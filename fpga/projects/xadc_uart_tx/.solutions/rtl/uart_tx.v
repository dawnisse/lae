==> flow/design.v <==
`timescale 1ns / 100ps
module uart_tx (
   input  wire clk,
   input  wire reset,
   input  wire tx_start,
   input  wire [15:0] tx_data,
   output wire TxD,
   output wire tx_busy
   ) ;
   wire tx_en ;
   reg [13:0] count_baudrate = 14'b0 ;
   always @(posedge clk)
      if( count_baudrate == 10414 )
         count_baudrate <= 'b0 ;                               
      else
         count_baudrate <= count_baudrate + 1 ;
   assign tx_en = ( count_baudrate == 0 ) ? 1'b1 : 1'b0 ;      
   uart_tx_dummy  #(.NBYTES(2)) uart_tx_shift_register (
      .clk           (           clk ),
      .tx_start      (      tx_start ),
      .tx_en         (         tx_en ),
      .tx_data       ( tx_data[15:0] ),
      .TxD           (           TxD )
      ) ;
endmodule
`timescale 1ns / 100ps
module uart_tx_dummy #(parameter integer NBYTES = 1) (
   input  wire clk,                              
   input  wire tx_start,                         
   input  wire tx_en,                            
   input  wire [(NBYTES*8)-1:0] tx_data,         
   output reg  TxD                               
   ) ;
   reg [NBYTES*(1+8+1):0] bit_count ;
   always @(posedge clk ) begin
      if( tx_start == 1'b1 ) begin
         bit_count[0]                <= 1'b1 ;               
         bit_count[NBYTES*(1+8+1):1] <=  'b0 ;
      end
      else if( tx_en == 1'b1 )
         bit_count[NBYTES*(1+8+1):0] <= { bit_count[NBYTES*(1+8+1)-1:0] , 1'b0 } ;    
   end    
   integer k ;
   always @(posedge clk) begin
      TxD <= 1'b1 ;                                                                     
      for( k = 0; k < NBYTES; k = k+1 ) begin    
            if( bit_count[1 + 10*k] == 1'b1 ) TxD <= 1'b0 ;                             
            else if( bit_count[ 2 + 10*k] == 1'b1 ) TxD <= tx_data[0 + 8*k] ;           
            else if( bit_count[ 3 + 10*k] == 1'b1 ) TxD <= tx_data[1 + 8*k] ;
            else if( bit_count[ 4 + 10*k] == 1'b1 ) TxD <= tx_data[2 + 8*k] ;
            else if( bit_count[ 5 + 10*k] == 1'b1 ) TxD <= tx_data[3 + 8*k] ;
            else if( bit_count[ 6 + 10*k] == 1'b1 ) TxD <= tx_data[4 + 8*k] ;
            else if( bit_count[ 7 + 10*k] == 1'b1 ) TxD <= tx_data[5 + 8*k] ;
            else if( bit_count[ 8 + 10*k] == 1'b1 ) TxD <= tx_data[6 + 8*k] ;
            else if( bit_count[ 9 + 10*k] == 1'b1 ) TxD <= tx_data[7 + 8*k] ;
            else if( bit_count[10 + 10*k] == 1'b1 ) TxD <= 1'b1 ;                       
      end    
   end    
endmodule
* Step by step through the tools: uart_tx *
What the tools print for uart_tx, step after step.
Lines are those of the file above, counted from 1.
Operators carry their Yosys type and port widths (W data, S select, Z words).
Library cell names are shortened.
The mark - stands for no value.

inputs
  top = uart_tx
  clock = clk
  standard-cell library = sky130hd
  corner = tt_025C_1v80

* Elaborated design *
Counts by Yosys on the flattened word-level netlist (proc, flatten, opt, wreduce; memories kept). Register bits leave out memories and registers merged into their read ports (data or address); mux counts leave out enables and synchronous resets folded into registers. Print and check cells are left out. Cells with the same type and inputs are merged into one.

bit counts
  flip-flop bits (word level) = 36
  input bits = 19

cells by class
  add/subtract/negate cells = 1
  eq/ne operators = 1
  mux-type cells = 19
  reductions and logical operators = 1

operators with widths
  operator                 count
  $mux W1                  19
  $add A14 B1 Y14 const B  1
  $eq A14 B14 Y1 const B   1
  $logic_not A14 Y1        1

* Longest topological paths *
Yosys ltp: most cells in a row. Word level: on the elaborated netlist, between registers, memories and ports. Mapped: between sequential cells and ports; inverters and the memories' decode and read muxes count.

depth
  depth after elaboration = 18
  ABC_AREA = 0
  depth in mapped cells = 7
  depth with buffers taken out = 6

* Synthesis result *
Source: synth_stat.txt of the flow (Yosys; design flattened, memories mapped). It holds for the ABC_AREA given above (unset counts as 0); a run with the other value may have another netlist.
The area totals of this step are shown rounded.

mapped netlist
  mapped cells = 168
  synthesis area = 1,600 um^2
  flip-flop cells = 36

cell types
  cell type  count  area in all (um^2)
  dfxtp_1    36     720.691
  mux2i_1    21     210.202
  nor2_1     34     127.622
  xnor2_1    5      43.792
  xor2_1     5      43.792
  ha_1       3      37.536
  a21oi_1    6      30.029
  nand2_1    8      30.029
  nand3_1    5      25.024
  nand4_1    4      25.024
  inv_1      6      22.522
  o21ai_0    4      20.019
  a2111oi_0  2      17.517
  nor4b_1    2      17.517
  nor3_4     1      16.266
  mux2_4     1      15.014
  nor3b_1    2      15.014
  nor4_2     1      12.512

Other cell types: 20; their cells: 22.
By module: a second synthesis without flattening, with its own total; a netlist apart from the flattened one above.

second synthesis, totals
  cell total of the unflattened synthesis = 179
  area total of the unflattened synthesis = 1,600 um^2

Each row is one instance without its submodules.

by module
  module                    instances  cells  area (um^2)  sequential area (um^2)
  uart_tx_dummy (NBYTES=2)  1          99     930          440
  uart_tx                   1          80     700          280

* Path before layout *
Source: OpenSTA report_checks on the synthesized netlist (no wires, ideal clock, input and output delay 20% of the period each), path of least setup slack; recovery checks are left aside. Register names are those of the netlist, which keeps one name where synthesis merged equal registers.

path post-synthesis
  path kind = reg2reg
  from = register count_baudrate[0]
  to = register uart_tx_shift_register.bit_count[10]
  clock period = 2.47 ns
  library setup time = 0.128 ns
  arrival = 1.382 ns
  required time = 2.342 ns
  path slack = 0.960 ns
  delay of the path = 1.510 ns
  stages = 8
  synthesis period reached = 1.51 ns

"delay of the path" = arrival - input delay + setup time.
"stages": output pins that drive a net of the path, with the launching flip-flop's if there is one; two outputs of one cell count as two.
"synthesis period reached" = period - worst setup slack (recovery checks aside). The figure is calculated, with input and output delays left at 20% of the set period.
The rows between start and end are the longest chain of elaborated cells between them; the timing report does not say that the signal goes this way. Where chains are equally long, one stands for them.
A line is the first line of the expression or statement that the cell stems from. Yosys adds cells for indexed reads and writes and turns some case tables into memories.

on the way, post-synthesis
  cell sequence = dfxtp_1 inv_1 ha_1 nor4b_1 nand4_1 buf_2 mux2i_1 nor2_1
  length of the longest elaborated chain = 2
  elaborated cells on any way between the ends = 2
  source lines of those cells = 1
  those cells by class = 1 x mux; 1 x reduce/logical

RTL lines, path post-synthesis
  element            line  text
  start, declared    11    reg [13:0] count_baudrate = 14'b0 ;
  start, assigned    14    count_baudrate <= 'b0 ;
  start, assigned    16    count_baudrate <= count_baudrate + 1 ;
  $logic_not A14 Y1  17    assign tx_en = ( count_baudrate == 0 ) ? 1'b1 : 1'b0 ;
  $mux W1            17
  end, assigned      38    bit_count[NBYTES*(1+8+1):1] <=  'b0 ;
  end, assigned      41    bit_count[NBYTES*(1+8+1):0] <= { bit_count[NBYTES*(1+8+1)-1:0] , 1'b0 } ;
  end, declared      34    reg [NBYTES*(1+8+1):0] bit_count ;

* Path in the finished layout *
From the final timing report of run 1: the path of least setup slack in the routed layout; clock arrival at registers is part of the times.

path post-layout
  path kind = reg2reg
  from = register count_baudrate[0]
  to = register uart_tx_shift_register.bit_count[8]
  clock period = 1.43 ns
  library setup time = 0.10 ns
  arrival = 1.64 ns
  required time = 1.62 ns
  path slack = -0.03 ns
  stages = 9

The rows between start and end are the longest chain of elaborated cells between them; the timing report does not say that the signal goes this way. Where chains are equally long, one stands for them.

on the way, post-layout
  cell sequence = dfxtp_2 inv_2 ha_4 nor4b_4 nand4_1 buf_6 buf_12 mux2i_2 nor2_1
  length of the longest elaborated chain = 2
  elaborated cells on any way between the ends = 2
  source lines of those cells = 1
  those cells by class = 1 x mux; 1 x reduce/logical

RTL lines, path post-layout
  element            line  text
  start, declared    11    reg [13:0] count_baudrate = 14'b0 ;
  start, assigned    14    count_baudrate <= 'b0 ;
  start, assigned    16    count_baudrate <= count_baudrate + 1 ;
  $logic_not A14 Y1  17    assign tx_en = ( count_baudrate == 0 ) ? 1'b1 : 1'b0 ;
  $mux W1            17
  end, assigned      38    bit_count[NBYTES*(1+8+1):1] <=  'b0 ;
  end, assigned      41    bit_count[NBYTES*(1+8+1):0] <= { bit_count[NBYTES*(1+8+1)-1:0] , 1'b0 } ;
  end, declared      34    reg [NBYTES*(1+8+1):0] bit_count ;

==> results <==
2 stored runs of uart_tx in the flow (synthesis by Yosys, layout by OpenROAD, sky130hd cells), in arbitrary order. Constraints: input delay and output delay 20% of the set period each, output load 0.01 pF.
By "power" is meant OpenSTA's value without simulated activity: inputs other than the clock are taken to toggle once in ten clock periods, and the tool carries that through the logic.
Results are given in rounded form.

Run 1
==> flow/run.sh <==
#!/bin/bash
# the make line also repeats the synthesis and layout settings of config.mk as NAME=value (left out here)
make -C /OpenROAD-flow-scripts/flow DESIGN_CONFIG=/design/flow/config.mk WORK_HOME=/design/flow/orfs CLKGATE_MAP_FILE= finish
==> flow/config.mk <==
export PLATFORM = sky130hd
export DESIGN_NAME = uart_tx
export DESIGN_NICKNAME = uart_tx
export VERILOG_FILES = /design/flow/design.v
export SDC_FILE = /design/flow/constraint.sdc
export NUM_CORES = 4
export LEC_CHECK = 0
export CAP_MARGIN = 40
export CORE_MARGIN = 7
export CORE_UTILIZATION = 30
export CTS_CLUSTER_DIAMETER = 149
export CTS_CLUSTER_SIZE = 48
export GPL_TIMING_DRIVEN = 1
export SETUP_SLACK_MARGIN = -0.04
export SLEW_MARGIN = 15
==> flow/constraint.sdc <==
create_clock -name core_clock -period 1.43 [get_ports {clk}]
set_input_delay 0.2860 -clock core_clock [delete_from_list [all_inputs] [get_ports {clk}]]
set_output_delay 0.2860 -clock core_clock [all_outputs]
set_load 0.01 [all_outputs]

==> results of run 1 <==
chip area after synthesis (Yosys): 1,600 um^2
die area: 7,500 um^2
utilization: 44%
worst setup slack after layout: -0.026 ns
total negative slack: -0.14 ns
worst hold slack: 0.46 ns
power: 1,900 uW

Run 2
==> flow/run.sh <==
#!/bin/bash
# the make line also repeats the synthesis and layout settings of config.mk as NAME=value (left out here)
make -C /OpenROAD-flow-scripts/flow DESIGN_CONFIG=/design/flow/config.mk WORK_HOME=/design/flow/orfs CLKGATE_MAP_FILE= finish
==> flow/config.mk <==
export PLATFORM = sky130hd
export DESIGN_NAME = uart_tx
export DESIGN_NICKNAME = uart_tx
export VERILOG_FILES = /design/flow/design.v
export SDC_FILE = /design/flow/constraint.sdc
export NUM_CORES = 4
export LEC_CHECK = 0
export ABC_AREA = 1
export CAP_MARGIN = 0
export CELL_PAD_IN_SITES_DETAIL_PLACEMENT = 2
export CELL_PAD_IN_SITES_GLOBAL_PLACEMENT = 1
export CORE_MARGIN = 5
export CORE_UTILIZATION = 62
export CTS_CLUSTER_DIAMETER = 257
export CTS_CLUSTER_SIZE = 80
export GPL_ROUTABILITY_DRIVEN = 0
export HOLD_SLACK_MARGIN = -0.09
export PLACE_DENSITY_LB_ADDON = 0.24
export SLEW_MARGIN = 20
export TNS_END_PERCENT = 45
==> flow/constraint.sdc <==
create_clock -name core_clock -period 2.66 [get_ports {clk}]
set_input_delay 0.5320 -clock core_clock [delete_from_list [all_inputs] [get_ports {clk}]]
set_output_delay 0.5320 -clock core_clock [all_outputs]
set_load 0.01 [all_outputs]

==> results of run 2 <==
did not finish, placement stopped with FLW-0024
